==> flow/design.v <==
`timescale 1ns / 1ps
module Tramsmitter #(
    parameter PAM_LEVEL_LOG = 2,
    parameter HADAMARD = 4,
    parameter BIT_NUM = 4,
    parameter MIDLE_BITS = 6,  
    parameter OUT_BITS = HADAMARD * BIT_NUM,
    parameter INPUT_BITS = PAM_LEVEL_LOG * (HADAMARD-1)
    )
    (
    input clk,
    input resetn,
    input[INPUT_BITS-1:0] input_data,
    output reg[OUT_BITS-1:0] output_data,
    output reg ready
    );
    reg[PAM_LEVEL_LOG-1:0] data[HADAMARD-1:0];
    reg[3:0] cnt1;
    reg[3:0] cnt2;
    reg serial_in;
    integer i;
    always @(posedge clk) begin
        if(!resetn) begin
            for(i = 0; i < HADAMARD; i = i + 1)
                data[i] <= 0;
            cnt1 <= 0;
            cnt2 <= 0;
            ready <= 0;
            serial_in <= input_data[0];
        end else if(!ready) begin
            cnt1 <= cnt1 + 1;
            if((cnt1 == (PAM_LEVEL_LOG-1)) && (cnt2 == (HADAMARD-2)))
                serial_in <= 1'b0;
            else
                serial_in <= input_data[(cnt1 + cnt2 * PAM_LEVEL_LOG + 1)];
            if(PAM_LEVEL_LOG >= 2) begin
                data[cnt2] <= {serial_in, data[cnt2][PAM_LEVEL_LOG-1:1]};
            end else begin
                data[cnt2] <= serial_in;
            end
            ready <= 0;
            if(cnt1 == (PAM_LEVEL_LOG-1)) begin
                cnt1 <= 0;
                cnt2 <= cnt2 + 1;
                if(cnt2 == (HADAMARD-2)) begin
                    cnt2 <= 0;
                    ready <= 1;
                end
            end
        end
    end
    wire [MIDLE_BITS-1:0] offset[HADAMARD-1:0];
    assign offset[0] = 0;
    genvar j;
    for(j = 1; j < HADAMARD; j = j + 1) begin
        assign offset[j] = (HADAMARD >> 1);
    end
    reg [MIDLE_BITS-1:0] out_vec[HADAMARD-1:0];
    reg [MIDLE_BITS-1:0] min_vec;
    integer k;
    always @(*) begin
        if(HADAMARD == 2) begin
            out_vec[0] = (data[1] + data[0]) + offset[0];
            out_vec[1] = (data[1] - data[0]) + offset[1];
            min_vec = out_vec[0];
            for(k = 1; k < 2; k = k + 1) begin
                if($signed(min_vec) > $signed(out_vec[k]))
                    min_vec = out_vec[k];
            end
            out_vec[0] = out_vec[0] - min_vec;
            out_vec[1] = out_vec[1] - min_vec;
            output_data = {
                out_vec[0][BIT_NUM-1:0],
                out_vec[1][BIT_NUM-1:0]};
        end else if(HADAMARD == 4) begin
            out_vec[0] = (data[3] + data[2] + data[1] + data[0]) + offset[0];
            out_vec[1] = (data[3] - data[2] + data[1] - data[0]) + offset[1];
            out_vec[2] = (data[3] + data[2] - data[1] - data[0]) + offset[2];
            out_vec[3] = (data[3] - data[2] - data[1] + data[0]) + offset[3];
            min_vec = out_vec[0];
            for(k = 1; k < 4; k = k + 1) begin
                if($signed(min_vec) > $signed(out_vec[k]))
                    min_vec = out_vec[k];
            end
            out_vec[0] = out_vec[0] - min_vec;
            out_vec[1] = out_vec[1] - min_vec;
            out_vec[2] = out_vec[2] - min_vec;
            out_vec[3] = out_vec[3] - min_vec;
            output_data = {
                out_vec[0][BIT_NUM-1:0],
                out_vec[1][BIT_NUM-1:0],
                out_vec[2][BIT_NUM-1:0],
                out_vec[3][BIT_NUM-1:0]};
        end else if(HADAMARD == 8) begin
            out_vec[0] = (data[7] + data[6] + data[5] + data[4] +
                data[3] + data[2] + data[1] + data[0]) + offset[0];
            out_vec[1] = (data[7] - data[6] + data[5] - data[4] +
                data[3] - data[2] + data[1] - data[0]) + offset[1];
            out_vec[2] = (data[7] + data[6] - data[5] - data[4] +
                data[3] + data[2] - data[1] - data[0]) + offset[2];
            out_vec[3] = (data[7] - data[6] - data[5] + data[4] +
                data[3] - data[2] - data[1] + data[0]) + offset[3];
            out_vec[4] = (data[7] + data[6] + data[5] + data[4] -
                data[3] - data[2] - data[1] - data[0]) + offset[4];
            out_vec[5] = (data[7] - data[6] + data[5] - data[4] -
                data[3] + data[2] - data[1] + data[0]) + offset[5];
            out_vec[6] = (data[7] + data[6] - data[5] - data[4] -
                data[3] - data[2] + data[1] + data[0]) + offset[6];
            out_vec[7] = (data[7] - data[6] - data[5] + data[4] -
                data[3] + data[2] + data[1] - data[0]) + offset[7];
            min_vec = out_vec[0];
            for(k = 1; k < 8; k = k + 1) begin
                if($signed(min_vec) > $signed(out_vec[k]))
                    min_vec = out_vec[k];
            end
            out_vec[0] = out_vec[0] - min_vec;
            out_vec[1] = out_vec[1] - min_vec;
            out_vec[2] = out_vec[2] - min_vec;
            out_vec[3] = out_vec[3] - min_vec;
            out_vec[4] = out_vec[4] - min_vec;
            out_vec[5] = out_vec[5] - min_vec;
            out_vec[6] = out_vec[6] - min_vec;
            out_vec[7] = out_vec[7] - min_vec;
            output_data = {
                out_vec[0][BIT_NUM-1:0],
                out_vec[1][BIT_NUM-1:0],
                out_vec[2][BIT_NUM-1:0],
                out_vec[3][BIT_NUM-1:0],
                out_vec[4][BIT_NUM-1:0],
                out_vec[5][BIT_NUM-1:0],
                out_vec[6][BIT_NUM-1:0],
                out_vec[7][BIT_NUM-1:0]};
        end else if(HADAMARD == 16) begin
            out_vec[0] = (
                data[15] + data[14] + data[13] + data[12] +
                data[11] + data[10] + data[9] + data[8] +
                data[7] + data[6] + data[5] + data[4] +
                data[3] + data[2] + data[1] + data[0]) + offset[0];
            out_vec[1] = (
                data[15] - data[14] + data[13] - data[12] +
                data[11] - data[10] + data[9] - data[8] +
                data[7] - data[6] + data[5] - data[4] +
                data[3] - data[2] + data[1] - data[0]) + offset[1];
            out_vec[2] = (
                data[15] + data[14] - data[13] - data[12] +
                data[11] + data[10] - data[9] - data[8] +
                data[7] + data[6] - data[5] - data[4] +
                data[3] + data[2] - data[1] - data[0]) + offset[2];
            out_vec[3] = (
                data[15] - data[14] - data[13] + data[12] +
                data[11] - data[10] - data[9] + data[8] +
                data[7] - data[6] - data[5] + data[4] +
                data[3] - data[2] - data[1] + data[0]) + offset[3];
            out_vec[4] = (
                data[15] + data[14] + data[13] + data[12] -
                data[11] - data[10] - data[9] - data[8] +
                data[7] + data[6] + data[5] + data[4] -
                data[3] - data[2] - data[1] - data[0]) + offset[4];
            out_vec[5] = (
                data[15] - data[14] + data[13] - data[12] -
                data[11] + data[10] - data[9] + data[8] +
                data[7] - data[6] + data[5] - data[4] -
                data[3] + data[2] - data[1] + data[0]) + offset[5];
            out_vec[6] = (
                data[15] + data[14] - data[13] - data[12] -
                data[11] - data[10] + data[9] + data[8] +
                data[7] + data[6] - data[5] - data[4] -
                data[3] - data[2] + data[1] + data[0]) + offset[6];
            out_vec[7] = (
                data[15] - data[14] - data[13] + data[12] -
                data[11] + data[10] + data[9] - data[8] +
                data[7] - data[6] - data[5] + data[4] -
                data[3] + data[2] + data[1] - data[0]) + offset[7];
            out_vec[8] = (
                data[15] + data[14] + data[13] + data[12] +
                data[11] + data[10] + data[9] + data[8] -
                data[7] - data[6] - data[5] - data[4] -
                data[3] - data[2] - data[1] - data[0]) + offset[8];
            out_vec[9] = (
                data[15] - data[14] + data[13] - data[12] +
                data[11] - data[10] + data[9] - data[8] -
                data[7] + data[6] - data[5] + data[4] -
                data[3] + data[2] - data[1] + data[0]) + offset[9];
            out_vec[10] = (
                data[15] + data[14] - data[13] - data[12] +
                data[11] + data[10] - data[9] - data[8] -
                data[7] - data[6] + data[5] + data[4] -
                data[3] - data[2] + data[1] + data[0]) + offset[10];
            out_vec[11] = (
                data[15] - data[14] - data[13] + data[12] +
                data[11] - data[10] - data[9] + data[8] -
                data[7] + data[6] + data[5] - data[4] -
                data[3] + data[2] + data[1] - data[0]) + offset[11];
            out_vec[12] = (
                data[15] + data[14] + data[13] + data[12] -
                data[11] - data[10] - data[9] - data[8] -
                data[7] - data[6] - data[5] - data[4] +
                data[3] + data[2] + data[1] + data[0]) + offset[12];
            out_vec[13] = (
                data[15] - data[14] + data[13] - data[12] -
                data[11] + data[10] - data[9] + data[8] -
                data[7] + data[6] - data[5] + data[4] +
                data[3] - data[2] + data[1] - data[0]) + offset[13];
            out_vec[14] = (
                data[15] + data[14] - data[13] - data[12] -
                data[11] - data[10] + data[9] + data[8] -
                data[7] - data[6] + data[5] + data[4] +
                data[3] + data[2] - data[1] - data[0]) + offset[14];
            out_vec[15] = (
                data[15] - data[14] - data[13] + data[12] -
                data[11] + data[10] + data[9] - data[8] -
                data[7] + data[6] + data[5] - data[4] +
                data[3] - data[2] - data[1] + data[0]) + offset[15];
            min_vec = out_vec[0];
            for(k = 1; k < 16; k = k + 1) begin
                if($signed(min_vec) > $signed(out_vec[k]))
                    min_vec = out_vec[k];
            end
            out_vec[0] = out_vec[0] - min_vec;
            out_vec[1] = out_vec[1] - min_vec;
            out_vec[2] = out_vec[2] - min_vec;
            out_vec[3] = out_vec[3] - min_vec;
            out_vec[4] = out_vec[4] - min_vec;
            out_vec[5] = out_vec[5] - min_vec;
            out_vec[6] = out_vec[6] - min_vec;
            out_vec[7] = out_vec[7] - min_vec;
            out_vec[8] = out_vec[8] - min_vec;
            out_vec[9] = out_vec[9] - min_vec;
            out_vec[10] = out_vec[10] - min_vec;
            out_vec[11] = out_vec[11] - min_vec;
            out_vec[12] = out_vec[12] - min_vec;
            out_vec[13] = out_vec[13] - min_vec;
            out_vec[14] = out_vec[14] - min_vec;
            out_vec[15] = out_vec[15] - min_vec;
            output_data = {
                out_vec[0][BIT_NUM-1:0],
                out_vec[1][BIT_NUM-1:0],
                out_vec[2][BIT_NUM-1:0],
                out_vec[3][BIT_NUM-1:0],
                out_vec[4][BIT_NUM-1:0],
                out_vec[5][BIT_NUM-1:0],
                out_vec[6][BIT_NUM-1:0],
                out_vec[7][BIT_NUM-1:0],
                out_vec[8][BIT_NUM-1:0],
                out_vec[9][BIT_NUM-1:0],
                out_vec[10][BIT_NUM-1:0],
                out_vec[11][BIT_NUM-1:0],
                out_vec[12][BIT_NUM-1:0],
                out_vec[13][BIT_NUM-1:0],
                out_vec[14][BIT_NUM-1:0],
                out_vec[15][BIT_NUM-1:0]};
        end
    end
endmodule
* Reports on Tramsmitter *
Tool output for the design above, in the order of the flow.
Line numbers count from 1 in the design file above.
Operators carry their Yosys type and port widths (W data, S select, Z words).
Library cell names are shortened.
Not given: --

design
  design top = Tramsmitter
  clock = clk
  standard-cell library = sky130hd
  timing corner = tt_025C_1v80

* Word-level counts *
Yosys after proc, flatten, opt, wreduce and memory -nomap, before mapping. Print and check cells are not counted. Equal cells are merged and count once.
Yosys's memory passes give these memory sizes; they may raise the number of words (mostly to a power of two), join words into wider ones and drop unused or constant bits.

word-level totals
  bits in registers = 10
  RAM bits = 8
  memories = 1
  bits of input ports = 8
  output and inout port bits = 17
  cells after elaboration = 60

cells by class
  add/subtract/negate cells = 21
  order comparisons = 3
  equality and inequality tests = 3
  shift-type cells = 1
  mux-type cells = 23
  bitwise gates (word level) = 1
  reductions and logical operators = 3

memories
  memory  depth  width  RTL line  source
  data    4      2      17        reg[PAM_LEVEL_LOG-1:0] data[HADAMARD-1:0];

operators by type and width
  cell                   count
  $add A6 B2 Y6          4
  $sub A6 B2 Y6          3
  $add A6 B2 Y6 const B  3
  $gt A6 B6 Y1           3
  $sub A4 B4 Y4          4
  $mux W2                8
  $mux W6                2
  $mux W4                3
  $mux W1                10
  $add A4 B1 Y4 const B  2
  $shiftx A6 B8 Y1       1
  $add A6 B1 Y7 const B  1
  $add A4 B5 Y6          1
  $sub A3 B2 Y4          1
  $eq A4 B1 Y1 const B   1
  $eq A4 B2 Y1 const B   1
  $add A2 B2 Y3          1
  $sub A2 B2 Y3          1
  $ne A2 B2 Y1 const B   1
  $reduce_and A2 Y1      1
  $reduce_or A2 Y1       1
  $logic_and A1 B1 Y1    1
  $not A1 Y1             1

* Depth *
Depth = most cells in a row (Yosys ltp): at word level without a register or memory, in the mapped netlist without a sequential cell, where the memories' decode and read muxes count.

depth
  depth in word-level cells = 11
  ABC_AREA = 0
  depth in mapped cells = 38
  mapped depth without buffers = 35

* Mapped cells and area *
Yosys stat after the flow's synthesis: flattened, memories mapped to cells. It holds for the ABC_AREA given above (unset counts as 0); a run with the other value may have another netlist.

cells by type
  cell type  count  total area (um2)
  ha_1       53     663.136
  fa_1       15     300.288
  edfxtp_1   9      270.259
  dfxtp_1    11     220.211
  inv_1      56     210.202
  xnor2_1    12     105.101
  a21oi_1    18     90.086
  nand2_1    23     86.333
  nor2_1     23     86.333
  o21ai_0    17     85.082
  nor2b_1    9      56.304
  o211ai_1   7      52.55
  and2_1     8      50.048
  mux4_2     2      45.043
  xor2_1     5      43.792
  a21o_1     5      37.536
  nand2b_1   6      37.536
  nor4_1     5      31.28

Not listed: further types 40, cells in them 75.

synthesis totals
  cell count = 359
  chip area (Yosys) = 3031.7 um2
  sequential part of the area = 490.5 um2
  mapped flip-flops = 20
  buffer cells = 8

* Worst setup path after synthesis *
OpenSTA on the mapped netlist: ideal clock, no wires. The path of least setup slack (recovery checks aside). Input and output delay are each 20% of the period. Register names are those of the netlist, which keeps one name where synthesis merged equal registers.

timing path post-synthesis
  path type = register to output
  from = mem data[2][0]
  to = out output_data[7]
  period = 9.0 ns
  launch time at the first pin = 0.000 ns
  data arrival time = 7.804 ns
  required time = 7.200 ns
  setup slack = -0.604 ns
  path delay = 7.804 ns
  stages = 36
  buffers on the path = 3
  period reached after synthesis = 9.604 ns

"path delay" is the arrival time less input delay plus setup time.
A path that ends at an output port has no setup time.
"stages": output pins that drive a net of the path, with the launching flip-flop's if there is one; two outputs of one cell count as two.
"period reached after synthesis" is the clock period less the worst setup slack; recovery checks do not enter. This is arithmetic on one report: input and output delays are still those of the set period (20% each).
The rows between start and end are the longest chain of elaborated cells between them; the timing report does not say that the signal goes this way. Where chains are equally long, one stands for them.
Each line given opens the expression or statement behind the cell; cells for indexed reads and writes are added by Yosys, which also makes memories of some case tables.
The chain passes a memory read, where the word-level depth is cut; so it can be longer than that depth.

between the ends, post-synthesis
  path through = edfxtp_1 > ha_1 > fa_1 > ha_1 > inv_1 > fa_1 > ha_1 > fa_1 > inv_1 > ha_1 > ha_1 > nand4_1 > a2bb2oi_1 > o21ai_1 > a21o_1 > ha_1 > and3_1 > a41o_1 > a31oi_1 > clkbuf_1 > nand2_1 > and2_1 > ha_1 > and4_1 > a32oi_1 > o21a_1 > buf_6 > clkbuf_1 > nand2_1 > o21ai_0 > ha_1 > inv_1 > o211ai_1 > o221ai_1 > o32ai_1 > xnor2_1
  cells in the longest elaborated chain = 12
  elaborated cells between the ends (all ways) = 21

RTL lines, path post-synthesis
  item           RTL line  source
  from (decl)    17        reg[PAM_LEVEL_LOG-1:0] data[HADAMARD-1:0];
  $mem_v2 Z4 W2  17
  $sub A2 B2 Y3  77        out_vec[1] = (data[3] - data[2] + data[1] - data[0]) + offset[1];
  $add A6 B2 Y6  77
  $sub A6 B2 Y6  77
  $add A6 B2 Y6  77
  $gt A6 B6 Y1   82        if($signed(min_vec) > $signed(out_vec[k]))
  $mux W6        82
  $gt A6 B6 Y1   82
  $mux W6        82
  $gt A6 B6 Y1   82
  $mux W4        82
  $sub A4 B4 Y4  87        out_vec[2] = out_vec[2] - min_vec;
  to (decl)      14        output reg[OUT_BITS-1:0] output_data,

* Worst path after layout *
From the final timing report of flow run A: the path of least setup slack in the routed layout; clock arrival at registers is part of the times.

timing path post-layout
  path type = register to output
  from = mem data[3][0]
  to = out output_data[7]
  period = 12.6 ns
  launch time at the first pin = 0.26 ns
  data arrival time = 9.09 ns
  required time = 10.08 ns
  setup slack = 0.99 ns
  stages = 35
  buffers on the path = 1

The rows between start and end are the longest chain of elaborated cells between them; the timing report does not say that the signal goes this way. Where chains are equally long, one stands for them.
The chain passes a memory read, where the word-level depth is cut; so it can be longer than that depth.

between the ends, post-layout
  path through = edfxtp_1 > inv_1 > ha_1 > fa_1 > ha_1 > inv_1 > fa_1 > ha_1 > fa_1 > inv_1 > ha_1 > ha_1 > nand4_1 > o2bb2ai_1 > a21oi_1 > o21ai_0 > ha_1 > nor2b_1 > o21ai_0 > a31o_2 > o211ai_1 > and2_1 > ha_1 > and4_1 > a32oi_1 > o21a_2 > nand2_1 > o21ai_0 > ha_1 > inv_1 > o211ai_1 > o221ai_1 > o32ai_1 > xnor2_1 > clkdlybuf4s50_1
  cells in the longest elaborated chain = 12
  elaborated cells between the ends (all ways) = 21

RTL lines, path post-layout
  item           RTL line  source
  from (decl)    17        reg[PAM_LEVEL_LOG-1:0] data[HADAMARD-1:0];
  $mem_v2 Z4 W2  17
  $sub A2 B2 Y3  77        out_vec[1] = (data[3] - data[2] + data[1] - data[0]) + offset[1];
  $add A6 B2 Y6  77
  $sub A6 B2 Y6  77
  $add A6 B2 Y6  77
  $gt A6 B6 Y1   82        if($signed(min_vec) > $signed(out_vec[k]))
  $mux W6        82
  $gt A6 B6 Y1   82
  $mux W6        82
  $gt A6 B6 Y1   82
  $mux W4        82
  $sub A4 B4 Y4  87        out_vec[2] = out_vec[2] - min_vec;
  to (decl)      14        output reg[OUT_BITS-1:0] output_data,

Wiki page: Tramsmitter / flow data

Design Tramsmitter on sky130hd. What follows are 2 stored runs of the flow, each under its own settings; their order means nothing. The constraints put input and output delay at 20% of the set period each and load the outputs with 0.01 pF.

settings of flow run A
{
  "period_ns": 12.6,
  "CAP_MARGIN": 20,
  "CORE_MARGIN": 2,
  "CORE_UTILIZATION": 40,
  "SLEW_MARGIN": 20
}
report of flow run A
yosys chip area after synthesis (um^2): 3031.7
finish__design__die__area: 8291.9
finish__design__instance__area__stdcell: 3438.3
finish__design__instance__utilization: 0.4715
finish__timing__setup__ws: 0.990
finish__timing__setup__tns: 0.000
finish__timing__hold__ws: 0.596

settings of flow run B
{
  "period_ns": 12.5,
  "CORE_UTILIZATION": 25,
  "PLACE_DENSITY": 0.4,
  "HOLD_SLACK_MARGIN": 0.17,
  "CORE_ASPECT_RATIO": 0.65,
  "CORE_MARGIN": 7,
  "CAP_MARGIN": 5,
  "MIN_ROUTING_LAYER": "met2",
  "SLEW_MARGIN": 20
}
report of flow run B
yosys chip area after synthesis (um^2): 3031.7
finish__design__die__area: 15477.6
finish__design__instance__area__stdcell: 3550.9
finish__design__instance__utilization: 0.2996
finish__timing__setup__ws: 0.662
finish__timing__setup__tns: 0.000
finish__timing__hold__ws: 0.602
