==> flow/design.v <==
`timescale 1ns / 1ps
module CRC_Decoder #(
    parameter INPUT_BITS = 20,
    parameter OUTPUT_BITS = INPUT_BITS - 4
    )
    (
        input clk,
        input start,
        input[INPUT_BITS-1:0] InputData,
        output reg Ready,
        output reg valid,
        output [OUTPUT_BITS-1:0] OutputData
    );
    wire[4:0] Divisor = 5'b10011;
    reg[4:0] Divident;
    reg[15:0] Counter;
    reg endOfOp;
    assign OutputData = InputData[INPUT_BITS-1:4];
    always @(posedge clk) begin
        if(!start) begin
            Counter <= 0;
            Ready <= 0;
            endOfOp <= 0;
            Divident <= 0;
            valid <= 0;
        end else begin
            valid <= 0;
            if(!Counter)
                if(!endOfOp) begin
                    if(InputData[INPUT_BITS-1])
                        Divident <= 
                            {(InputData[INPUT_BITS-2:INPUT_BITS-5] ^ Divisor[3:0]),
                                InputData[INPUT_BITS-6]};
                    else
                        Divident <= {InputData[INPUT_BITS-2:INPUT_BITS-5],
                            InputData[INPUT_BITS-6]};
                    Counter <= Counter + 1;
                end else begin
                    if(Divident == 0) begin
                        valid <= 1;
                    end
                    Ready <= 1;
                end
            else begin
                Counter <= Counter + 1;
                if(Counter == INPUT_BITS-5) begin
                    endOfOp <= 1;
                    Counter <= 0;
                    if(Divident[4])
                        Divident <= Divident ^ Divisor;
                end else begin
                    if(Divident[4])
                        Divident <= {(Divident[3:0] ^ Divisor[3:0]),
                            InputData[INPUT_BITS - 6 - Counter]};
                    else
                        Divident <= {Divident[3:0], InputData[INPUT_BITS - 6 - Counter]};
                end
            end
        end
    end
endmodule
`timescale 1ns / 1ps
module Receiver #(
    parameter PAM_LEVEL_LOG = 2,
    parameter HADAMARD = 4,
    parameter BIT_NUM = 4,
    parameter MIDLE_BITS = 6,  
    parameter OUT_BITS = PAM_LEVEL_LOG * (HADAMARD-1),
    parameter INPUT_BITS = HADAMARD * BIT_NUM
    )
    (
    input clk,
    input resetn,
    input[INPUT_BITS-1:0] input_data,
    output reg[OUT_BITS-1:0] output_data,
    output reg ready
    );
    reg[BIT_NUM-1:0] data[HADAMARD-1:0];
    reg[3:0] cnt1;
    reg[3:0] cnt2;
    reg serial_in;
    integer i;
    always @(posedge clk) begin
        if(!resetn) begin
            for(i = 0; i < HADAMARD; i = i + 1)
                data[i] <= 0;
            cnt1 <= 0;
            cnt2 <= 0;
            ready <= 0;
            serial_in <= input_data[0];
        end else if(!ready) begin
            cnt1 <= cnt1 + 1;
            if((cnt1 == (BIT_NUM-1)) && (cnt2 == (HADAMARD-1)))
                serial_in <= 1'b0;
            else
                serial_in <= input_data[cnt1 + cnt2 * BIT_NUM + 1];
            data[cnt2] <= {serial_in, data[cnt2][BIT_NUM-1:1]};
            ready <= 0;
            if(cnt1 == (BIT_NUM-1)) begin
                cnt1 <= 0;
                cnt2 <= cnt2 + 1;
                if(cnt2 == (HADAMARD-1)) begin
                    cnt2 <= 0;
                    ready <= 1;
                end
            end
        end
    end
    wire [MIDLE_BITS-1:0] offset[HADAMARD-2:0];
    genvar j;
    for(j = 0; j < (HADAMARD-1); j = j + 1) begin
        assign offset[j] = 1;
    end
    reg [MIDLE_BITS-1:0] out_vec[HADAMARD-1:1];
    integer k;
    always @(*) begin
        if(HADAMARD == 2) begin
            out_vec[1] = (data[1] - data[0]);
            out_vec[1] = ({out_vec[1][MIDLE_BITS-1], out_vec[1]} + offset[0]) >> 1;
            output_data = {out_vec[1][PAM_LEVEL_LOG-1:0]};
        end else if(HADAMARD == 4) begin
            out_vec[1] = (data[3] - data[2] + data[1] - data[0]) >> 1;
            out_vec[1] = ({out_vec[1][MIDLE_BITS-1], out_vec[1]} + offset[0]) >> 1;
            out_vec[2] = (data[3] + data[2] - data[1] - data[0]) >> 1;
            out_vec[2] = ({out_vec[2][MIDLE_BITS-1], out_vec[2]} + offset[1]) >> 1;
            out_vec[3] = (data[3] - data[2] - data[1] + data[0]) >> 1;
            out_vec[3] = ({out_vec[3][MIDLE_BITS-1], out_vec[3]} + offset[2]) >> 1;
            output_data = {
                out_vec[1][PAM_LEVEL_LOG-1:0],
                out_vec[2][PAM_LEVEL_LOG-1:0],
                out_vec[3][PAM_LEVEL_LOG-1:0]};
        end else if(HADAMARD == 8) begin
            out_vec[1] = (data[7] - data[6] + data[5] - data[4] +
                data[3] - data[2] + data[1] - data[0]);
            out_vec[1] = out_vec[1] >>> 2;
            out_vec[1] = ({out_vec[1][MIDLE_BITS-1], out_vec[1]} + offset[0]) >> 1;
            out_vec[2] = (data[7] + data[6] - data[5] - data[4] +
                data[3] + data[2] - data[1] - data[0]);
            out_vec[2] = out_vec[2] >>> 2;
            out_vec[2] = ({out_vec[2][MIDLE_BITS-1], out_vec[2]} + offset[1]) >> 1;
            out_vec[3] = (data[7] - data[6] - data[5] + data[4] +
                data[3] - data[2] - data[1] + data[0]);
            out_vec[3] = out_vec[3] >>> 2;  
            out_vec[3] = ({out_vec[3][MIDLE_BITS-1], out_vec[3]} + offset[2]) >> 1;
            out_vec[4] = (data[7] + data[6] + data[5] + data[4] -
                data[3] - data[2] - data[1] - data[0]);
            out_vec[4] = out_vec[4] >>> 2;  
            out_vec[4] = ({out_vec[4][MIDLE_BITS-1], out_vec[4]} + offset[3]) >> 1;
            out_vec[5] = (data[7] - data[6] + data[5] - data[4] -
                data[3] + data[2] - data[1] + data[0]);
            out_vec[5] = out_vec[5] >>> 2;  
            out_vec[5] = ({out_vec[5][MIDLE_BITS-1], out_vec[5]} + offset[4]) >> 1;
            out_vec[6] = (data[7] + data[6] - data[5] - data[4] -
                data[3] - data[2] + data[1] + data[0]);
            out_vec[6] = out_vec[6] >>> 2;  
            out_vec[6] = ({out_vec[6][MIDLE_BITS-1], out_vec[6]} + offset[5]) >> 1;
            out_vec[7] = (data[7] - data[6] - data[5] + data[4] -
                data[3] + data[2] + data[1] - data[0]);
            out_vec[7] = out_vec[7] >>> 2;  
            out_vec[7] = ({out_vec[7][MIDLE_BITS-1], out_vec[7]} + offset[6]) >> 1;
            output_data = {
                out_vec[1][PAM_LEVEL_LOG-1:0],
                out_vec[2][PAM_LEVEL_LOG-1:0],
                out_vec[3][PAM_LEVEL_LOG-1:0],
                out_vec[4][PAM_LEVEL_LOG-1:0],
                out_vec[5][PAM_LEVEL_LOG-1:0],
                out_vec[6][PAM_LEVEL_LOG-1:0],
                out_vec[7][PAM_LEVEL_LOG-1:0]};
        end else if(HADAMARD == 16) begin
            out_vec[1] = (
                data[15] - data[14] + data[13] - data[12] +
                data[11] - data[10] + data[9] - data[8] +
                data[7] - data[6] + data[5] - data[4] +
                data[3] - data[2] + data[1] - data[0]);
            out_vec[1] = out_vec[1] >>> 3;
            out_vec[1] = ({out_vec[1][MIDLE_BITS-1], out_vec[1]} + offset[0]) >> 1;
            out_vec[2] = (
                data[15] + data[14] - data[13] - data[12] +
                data[11] + data[10] - data[9] - data[8] +
                data[7] + data[6] - data[5] - data[4] +
                data[3] + data[2] - data[1] - data[0]);
            out_vec[2] = out_vec[2] >>> 3;
            out_vec[2] = ({out_vec[2][MIDLE_BITS-1], out_vec[2]} + offset[1]) >> 1;
            out_vec[3] = (
                data[15] - data[14] - data[13] + data[12] +
                data[11] - data[10] - data[9] + data[8] +
                data[7] - data[6] - data[5] + data[4] +
                data[3] - data[2] - data[1] + data[0]);
            out_vec[3] = out_vec[3] >>> 3;  
            out_vec[3] = ({out_vec[3][MIDLE_BITS-1], out_vec[3]} + offset[2]) >> 1;
            out_vec[4] = (
                data[15] + data[14] + data[13] + data[12] -
                data[11] - data[10] - data[9] - data[8] +
                data[7] + data[6] + data[5] + data[4] -
                data[3] - data[2] - data[1] - data[0]);
            out_vec[4] = out_vec[4] >>> 3;  
            out_vec[4] = ({out_vec[4][MIDLE_BITS-1], out_vec[4]} + offset[3]) >> 1;
            out_vec[5] = (
                data[15] - data[14] + data[13] - data[12] -
                data[11] + data[10] - data[9] + data[8] +
                data[7] - data[6] + data[5] - data[4] -
                data[3] + data[2] - data[1] + data[0]);
            out_vec[5] = out_vec[5] >>> 3;  
            out_vec[5] = ({out_vec[5][MIDLE_BITS-1], out_vec[5]} + offset[4]) >> 1;
            out_vec[6] = (
                data[15] + data[14] - data[13] - data[12] -
                data[11] - data[10] + data[9] + data[8] +
                data[7] + data[6] - data[5] - data[4] -
                data[3] - data[2] + data[1] + data[0]);
            out_vec[6] = out_vec[6] >>> 3;  
            out_vec[6] = ({out_vec[6][MIDLE_BITS-1], out_vec[6]} + offset[5]) >> 1;
            out_vec[7] = (
                data[15] - data[14] - data[13] + data[12] -
                data[11] + data[10] + data[9] - data[8] +
                data[7] - data[6] - data[5] + data[4] -
                data[3] + data[2] + data[1] - data[0]);
            out_vec[7] = out_vec[7] >>> 3;  
            out_vec[7] = ({out_vec[7][MIDLE_BITS-1], out_vec[7]} + offset[6]) >> 1;
            out_vec[8] = (
                data[15] + data[14] + data[13] + data[12] +
                data[11] + data[10] + data[9] + data[8] -
                data[7] - data[6] - data[5] - data[4] -
                data[3] - data[2] - data[1] - data[0]);
            out_vec[8] = out_vec[8] >>> 3;
            out_vec[8] = ({out_vec[8][MIDLE_BITS-1], out_vec[8]} + offset[7]) >> 1;
            out_vec[9] = (
                data[15] - data[14] + data[13] - data[12] +
                data[11] - data[10] + data[9] - data[8] -
                data[7] + data[6] - data[5] + data[4] -
                data[3] + data[2] - data[1] + data[0]);
            out_vec[9] = out_vec[9] >>> 3;
            out_vec[9] = ({out_vec[9][MIDLE_BITS-1], out_vec[9]} + offset[8]) >> 1;
            out_vec[10] = (
                data[15] + data[14] - data[13] - data[12] +
                data[11] + data[10] - data[9] - data[8] -
                data[7] - data[6] + data[5] + data[4] -
                data[3] - data[2] + data[1] + data[0]);
            out_vec[10] = out_vec[10] >>> 3;  
            out_vec[10] = ({out_vec[10][MIDLE_BITS-1], out_vec[10]} + offset[9]) >> 1;
            out_vec[11] = (
                data[15] - data[14] - data[13] + data[12] +
                data[11] - data[10] - data[9] + data[8] -
                data[7] + data[6] + data[5] - data[4] -
                data[3] + data[2] + data[1] - data[0]);
            out_vec[11] = out_vec[11] >>> 3;  
            out_vec[11] = ({out_vec[11][MIDLE_BITS-1], out_vec[11]} + offset[10]) >> 1;
            out_vec[12] = (
                data[15] + data[14] + data[13] + data[12] -
                data[11] - data[10] - data[9] - data[8] -
                data[7] - data[6] - data[5] - data[4] +
                data[3] + data[2] + data[1] + data[0]);
            out_vec[12] = out_vec[12] >>> 3;  
            out_vec[12] = ({out_vec[12][MIDLE_BITS-1], out_vec[12]} + offset[11]) >> 1;
            out_vec[13] = (
                data[15] - data[14] + data[13] - data[12] -
                data[11] + data[10] - data[9] + data[8] -
                data[7] + data[6] - data[5] + data[4] +
                data[3] - data[2] + data[1] - data[0]);
            out_vec[13] = out_vec[13] >>> 3;  
            out_vec[13] = ({out_vec[13][MIDLE_BITS-1], out_vec[13]} + offset[12]) >> 1;
            out_vec[14] = (
                data[15] + data[14] - data[13] - data[12] -
                data[11] - data[10] + data[9] + data[8] -
                data[7] - data[6] + data[5] + data[4] +
                data[3] + data[2] - data[1] - data[0]);
            out_vec[14] = out_vec[14] >>> 3;  
            out_vec[14] = ({out_vec[14][MIDLE_BITS-1], out_vec[14]} + offset[13]) >> 1;
            out_vec[15] = (
                data[15] - data[14] - data[13] + data[12] -
                data[11] + data[10] + data[9] - data[8] -
                data[7] + data[6] + data[5] - data[4] +
                data[3] - data[2] - data[1] + data[0]);
            out_vec[15] = out_vec[15] >>> 3;  
            out_vec[15] = ({out_vec[15][MIDLE_BITS-1], out_vec[15]} + offset[14]) >> 1;
            output_data = {
                out_vec[1][PAM_LEVEL_LOG-1:0],
                out_vec[2][PAM_LEVEL_LOG-1:0],
                out_vec[3][PAM_LEVEL_LOG-1:0],
                out_vec[4][PAM_LEVEL_LOG-1:0],
                out_vec[5][PAM_LEVEL_LOG-1:0],
                out_vec[6][PAM_LEVEL_LOG-1:0],
                out_vec[7][PAM_LEVEL_LOG-1:0],
                out_vec[8][PAM_LEVEL_LOG-1:0],
                out_vec[9][PAM_LEVEL_LOG-1:0],
                out_vec[10][PAM_LEVEL_LOG-1:0],
                out_vec[11][PAM_LEVEL_LOG-1:0],
                out_vec[12][PAM_LEVEL_LOG-1:0],
                out_vec[13][PAM_LEVEL_LOG-1:0],
                out_vec[14][PAM_LEVEL_LOG-1:0],
                out_vec[15][PAM_LEVEL_LOG-1:0]};
        end
    end
endmodule
`timescale 1ns / 1ps
module Wrapper_Receiver #(
    parameter PAM_LEVEL_LOG = 2,
    parameter HADAMARD = 4,
    parameter BIT_NUM = 4,
    parameter MIDLE_BITS = 6,  
    parameter OUT_BITS = PAM_LEVEL_LOG * (HADAMARD-1),
    parameter INPUT_BITS = HADAMARD * BIT_NUM + 4,
    parameter CRC_OUTPUT_BITS = INPUT_BITS - 4
    )
    (
    input clk,
    input resetn,
    input[INPUT_BITS-1:0] input_data,
    output wire[OUT_BITS-1:0] output_data,
    output wire ready
    );
    wire crc_valid;
    wire[CRC_OUTPUT_BITS-1:0] crc_output;
    CRC_Decoder decoder(
        .clk(clk),
        .start(resetn),
        .InputData(input_data),
        .Ready(),
        .valid(crc_valid),
        .OutputData(crc_output)
    );
    defparam decoder.INPUT_BITS = INPUT_BITS;
    Receiver receiver(
        .clk(clk),
        .resetn(crc_valid),
        .input_data(crc_output),
        .output_data(output_data),
        .ready(ready)
    );
    defparam receiver.HADAMARD = HADAMARD;
    defparam receiver.PAM_LEVEL_LOG = PAM_LEVEL_LOG;
    defparam receiver.BIT_NUM = BIT_NUM;
    defparam receiver.MIDLE_BITS = MIDLE_BITS;
endmodule
==> From RTL to reports: Wrapper_Receiver <==
The steps from the RTL of Wrapper_Receiver to its reports follow in flow order.
Lines are those of the file above, counted from 1.
Operators: Yosys type, input widths -> output width; for muxes data width and select width s.
Library cell names are shortened.
{ "setup": {"top": "Wrapper_Receiver", "clock_port": "clk", "library": "sky130hd", "lib_corner": "tt_025C_1v80"} }

==> After elaboration <==
Source: Yosys, flattened and elaborated. Widths are those after wreduce. Print and check cells do not count. Equal cells are merged and count once.
Yosys's memory passes give these memory sizes; they may raise the number of words (mostly to a power of two), join words into wider ones and drop unused or constant bits.
{ "bits": {"ramBits": 16, "elab_cells": 81, "ff_bits": 33, "mem_count": 1, "out_inout_bits": 7} }
{ "memory_table": {"columns": ["name", "words", "width", "line_no", "source"], "rows": [
  ["receiver.data", 4, 4, 78, "reg[BIT_NUM-1:0] data[HADAMARD-1:0];"]
]} }
{ "classes": {"shift": 2, "add_sub_neg": 17, "logic": 5, "n_reduce_logical": 9, "eq_ne": 7, "n_mux": 30} }
{ "op_table": {"columns": ["cell", "count"], "rows": [
  ["$mux 16", 3],
  ["$shiftx 16x32->1", 1],
  ["$add 32x1->32 const B", 1],
  ["$shiftx 20x17->1", 1],
  ["$sub 4x4->4", 5],
  ["$mux 5", 4],
  ["$mux 4", 5],
  ["$sub 4x16->17 const A", 1],
  ["$add 16x1->16 const B", 1],
  ["$eq 16x4->1 const B", 1],
  ["$logic_not 16->1", 1],
  ["$add 4x4->4", 3],
  ["$mux 1", 11],
  ["$mux 2", 5],
  ["$add 3x1->3 const B", 3],
  ["$reduce_and 2->1", 4],
  ["$add 4x1->4 const B", 2],
  ["$eq 4x2->1 const B", 2],
  ["$add 4x6->7", 1],
  ["$mux 3", 2],
  ["$logic_not 5->1", 1],
  ["$ne 2x2->1 const B", 2],
  ["$not 2->2", 2],
  ["$reduce_or 4->1", 1],
  ["$ne 3x1->1 const B", 1],
  ["$not 3->3", 1],
  ["$reduce_and 3->1", 1],
  ["$not 1->1", 2]
]} }
Not listed: further kinds 2, cells in them 2.

==> Longest topological paths <==
Depth = most cells in a row (Yosys ltp): at word level without a register or memory, in the mapped netlist without a sequential cell, where the memories' decode and read muxes count.
{ "logic_depth": {"depth_word": 6, "abc_area": 0, "mapped_depth": 12, "mapped_depth_nobuf": 12} }

==> Synthesis result <==
Yosys stat after the flow's synthesis: flattened, memories mapped to cells. It holds for the ABC_AREA given above (unset counts as 0); a run with the other value may have another netlist.
Totals and module areas in this step are rounded.
{ "mapped": {"mapped_area_um2": 3730, "cell_count": 377, "ff_cells": 51} }
{ "types": {"columns": ["cell", "count", "area_total_um2"], "rows": [
  ["dfxtp_1", 34, 680.653],
  ["edfxtp_1", 17, 510.49],
  ["ha_1", 24, 300.288],
  ["fa_1", 14, 280.269],
  ["xnor2_1", 31, 271.51],
  ["mux4_2", 7, 157.651],
  ["and2_1", 19, 118.864],
  ["mux4_1", 4, 105.101],
  ["xor2_1", 12, 105.101],
  ["nand2_1", 27, 101.347],
  ["nor2_1", 27, 101.347],
  ["inv_1", 25, 93.84],
  ["a21oi_1", 14, 70.067],
  ["mux2i_1", 6, 60.058],
  ["and3_1", 9, 56.304],
  ["nand3_1", 10, 50.048],
  ["nor2b_1", 8, 50.048],
  ["a21o_1", 5, 37.536]
]} }
Not listed: further types 31, cells in them 84.
The figures by module come from a second, unflattened synthesis with its own total; it is not the netlist above.
{ "hier_totals": {"cells_unflattened": 382, "area_unflattened_um2": 3820} }
Rows give one instance, submodules left out.
{ "modules": {"columns": ["mod", "n_inst", "n_cells", "mod_seq_area_um2", "mod_area_um2"], "rows": [
  ["Receiver", 1, 203, 731, 2240],
  ["CRC_Decoder (INPUT_BITS=20)", 1, 179, 480, 1580],
  ["Wrapper_Receiver", 1, 0, 0.0, 0.0]
]} }

==> Path before layout <==
OpenSTA on the mapped netlist: ideal clock, no wires. The path of least setup slack (recovery checks aside). Input and output delay are each 20% of the period. Register names are those of the netlist, which keeps one name where synthesis merged equal registers.
{ "synth_path": {"kind": "reg2out", "start": "memory receiver.data[3][0]", "end": "output port output_data[1]", "required_ps": 4736, "arrival_time_ps": 3022, "path_slack_ps": 1714, "output_delay_ps": 1184, "n_path_buf": 0, "launch_ps": 0, "tclk_ps": 5920, "path_delay_ps": 3022, "driving_pins": 13, "synth_period_reached_ps": 4206} }
"path_delay_ps" = arrival - input delay + setup time.
A path that ends at an output port has no setup time.
"driving_pins" counts driving pins, that of a launching flip-flop among them; a cell with two outputs on the path counts twice.
"synth_period_reached_ps" is the clock period less the worst setup slack; recovery checks do not enter. This is arithmetic on one report: input and output delays are still those of the set period (20% each).
Between the ends stands the longest chain of elaborated cells between them, by number of cells; it is not shown to be the way that was timed. Of several equally long chains one is given.
Each line given opens the expression or statement behind the cell; cells for indexed reads and writes are added by Yosys, which also makes memories of some case tables.
The chain passes a memory read, where the word-level depth is cut; so it can be longer than that depth.
{ "synth_between": {"path_cell_list": "edfxtp_1 > inv_1 > ha_1 > inv_2 > fa_1 > fa_1 > inv_1 > fa_1 > xnor2_1 > ha_1 > xnor2_1 > xnor2_1 > xnor2_1", "elab_chain_cells": 5, "cone_cells": 5, "cone_classes": "add/sub: 4; memory: 1"} }
{ "synth_rtl": {"columns": ["element", "line_no", "source"], "rows": [
  ["start: declaration", 78, "reg[BIT_NUM-1:0] data[HADAMARD-1:0];"],
  ["$mem_v2 4x4", 78, null],
  ["$sub 4x4->4 (2 in a row)", 126, "out_vec[3] = (data[3] - data[2] - data[1] + data[0]) >> 1;"],
  ["$add 4x4->4", 126, null],
  ["$add 3x1->3", 127, "out_vec[3] = ({out_vec[3][MIDLE_BITS-1], out_vec[3]} + offset[2]) >> 1;"],
  ["end: declaration", 308, "output wire[OUT_BITS-1:0] output_data,"]
]} }

==> Timing after layout <==
From the final timing report of run 1: the path of least setup slack in the routed layout; clock arrival at registers is part of the times.
The path's times are printed in steps of 10 ps; the period is the one set.
{ "layout_path": {"kind": "reg2out", "start": "memory receiver.data[3][0]", "end": "output port output_data[5]", "tclk_ps": 4610, "driving_pins": 13, "required_ps": 3690, "launch_ps": 290, "path_slack_ps": 200, "arrival_time_ps": 3490, "n_path_buf": 1, "output_delay_ps": 920} }
Between the ends stands the longest chain of elaborated cells between them, by number of cells; it is not shown to be the way that was timed. Of several equally long chains one is given.
The chain passes a memory read, where the word-level depth is cut; so it can be longer than that depth.
{ "layout_between": {"path_cell_list": "edfxtp_1 > inv_1 > ha_1 > inv_2 > fa_1 > fa_2 > fa_1 > xor2_1 > ha_1 > xnor2_1 > xnor2_1 > xnor2_1 > dlygate4sd2_1", "elab_chain_cells": 5, "cone_cells": 5, "cone_classes": "add/sub: 4; memory: 1"} }
{ "layout_rtl": {"columns": ["element", "line_no", "source"], "rows": [
  ["start: declaration", 78, "reg[BIT_NUM-1:0] data[HADAMARD-1:0];"],
  ["$mem_v2 4x4", 78, null],
  ["$sub 4x4->4", 122, "out_vec[1] = (data[3] - data[2] + data[1] - data[0]) >> 1;"],
  ["$add 4x4->4", 122, null],
  ["$sub 4x4->4", 122, null],
  ["$add 3x1->3", 123, "out_vec[1] = ({out_vec[1][MIDLE_BITS-1], out_vec[1]} + offset[0]) >> 1;"],
  ["end: declaration", 308, "output wire[OUT_BITS-1:0] output_data,"]
]} }

Subject: flow runs of Wrapper_Receiver

Hi,

Design Wrapper_Receiver on sky130hd. What follows are 2 stored runs of the flow, each under its own settings; their order means nothing. The constraints put input and output delay at 20% of the set period each and load the outputs with 0.01 pF.
"timing.achieved_period_ps" is the run's clock period less its worst setup slack. It is reckoned from that one timing run; input and output delays stay at 20% of the period that was set.
"critical_path_time_ps": the worst setup path's part of the clock period (all of it between registers, 20% less for each end at a port) less its slack. A launch clock that arrives late makes it longer, a capture clock that arrives late makes it shorter.
"critical_path_time_ps" is given in steps of 10 ps.
The results are shown rounded.
[
  {
    "run": "run 1",
    "settings": { "period_ns": 4.61, "CORE_UTILIZATION": 18, "PLACE_DENSITY": 0.56, "CORE_MARGIN": 6, "CELL_PAD_IN_SITES_DETAIL_PLACEMENT": 0, "GPL_TIMING_DRIVEN": 1, "CTS_CLUSTER_SIZE": 29, "CTS_CLUSTER_DIAMETER": 289, "MAX_ROUTING_LAYER": "met5", "CAP_MARGIN": 20, "SLEW_MARGIN": 20 },
    "results": { "synth_area_um2": 3730, "total_die_area_um2": 24300, "finalUtil_pct": 21.9, "timing.setup.ws_ps": 198, "timing.achieved_period_ps": 4412, "critical_path_time_ps": 3490, "worstPathKind": "reg2out" }
  },
  {
    "run": "run 2",
    "settings": { "period_ns": 5.74, "CORE_UTILIZATION": 61, "SETUP_SLACK_MARGIN": 1.65, "PLACE_DENSITY": 0.48, "HOLD_SLACK_MARGIN": 0.08, "CELL_PAD_IN_SITES_GLOBAL_PLACEMENT": 3, "CELL_PAD_IN_SITES_DETAIL_PLACEMENT": 2, "TNS_END_PERCENT": 20, "CTS_CLUSTER_SIZE": 24, "CTS_CLUSTER_DIAMETER": 102, "MIN_ROUTING_LAYER": "met2", "MAX_ROUTING_LAYER": "met4", "CAP_MARGIN": 20, "CORE_MARGIN": 2, "SLEW_MARGIN": 20 },
    "outcome": "stopped before the end: placement reported GPL-0301"
  }
]

Regards
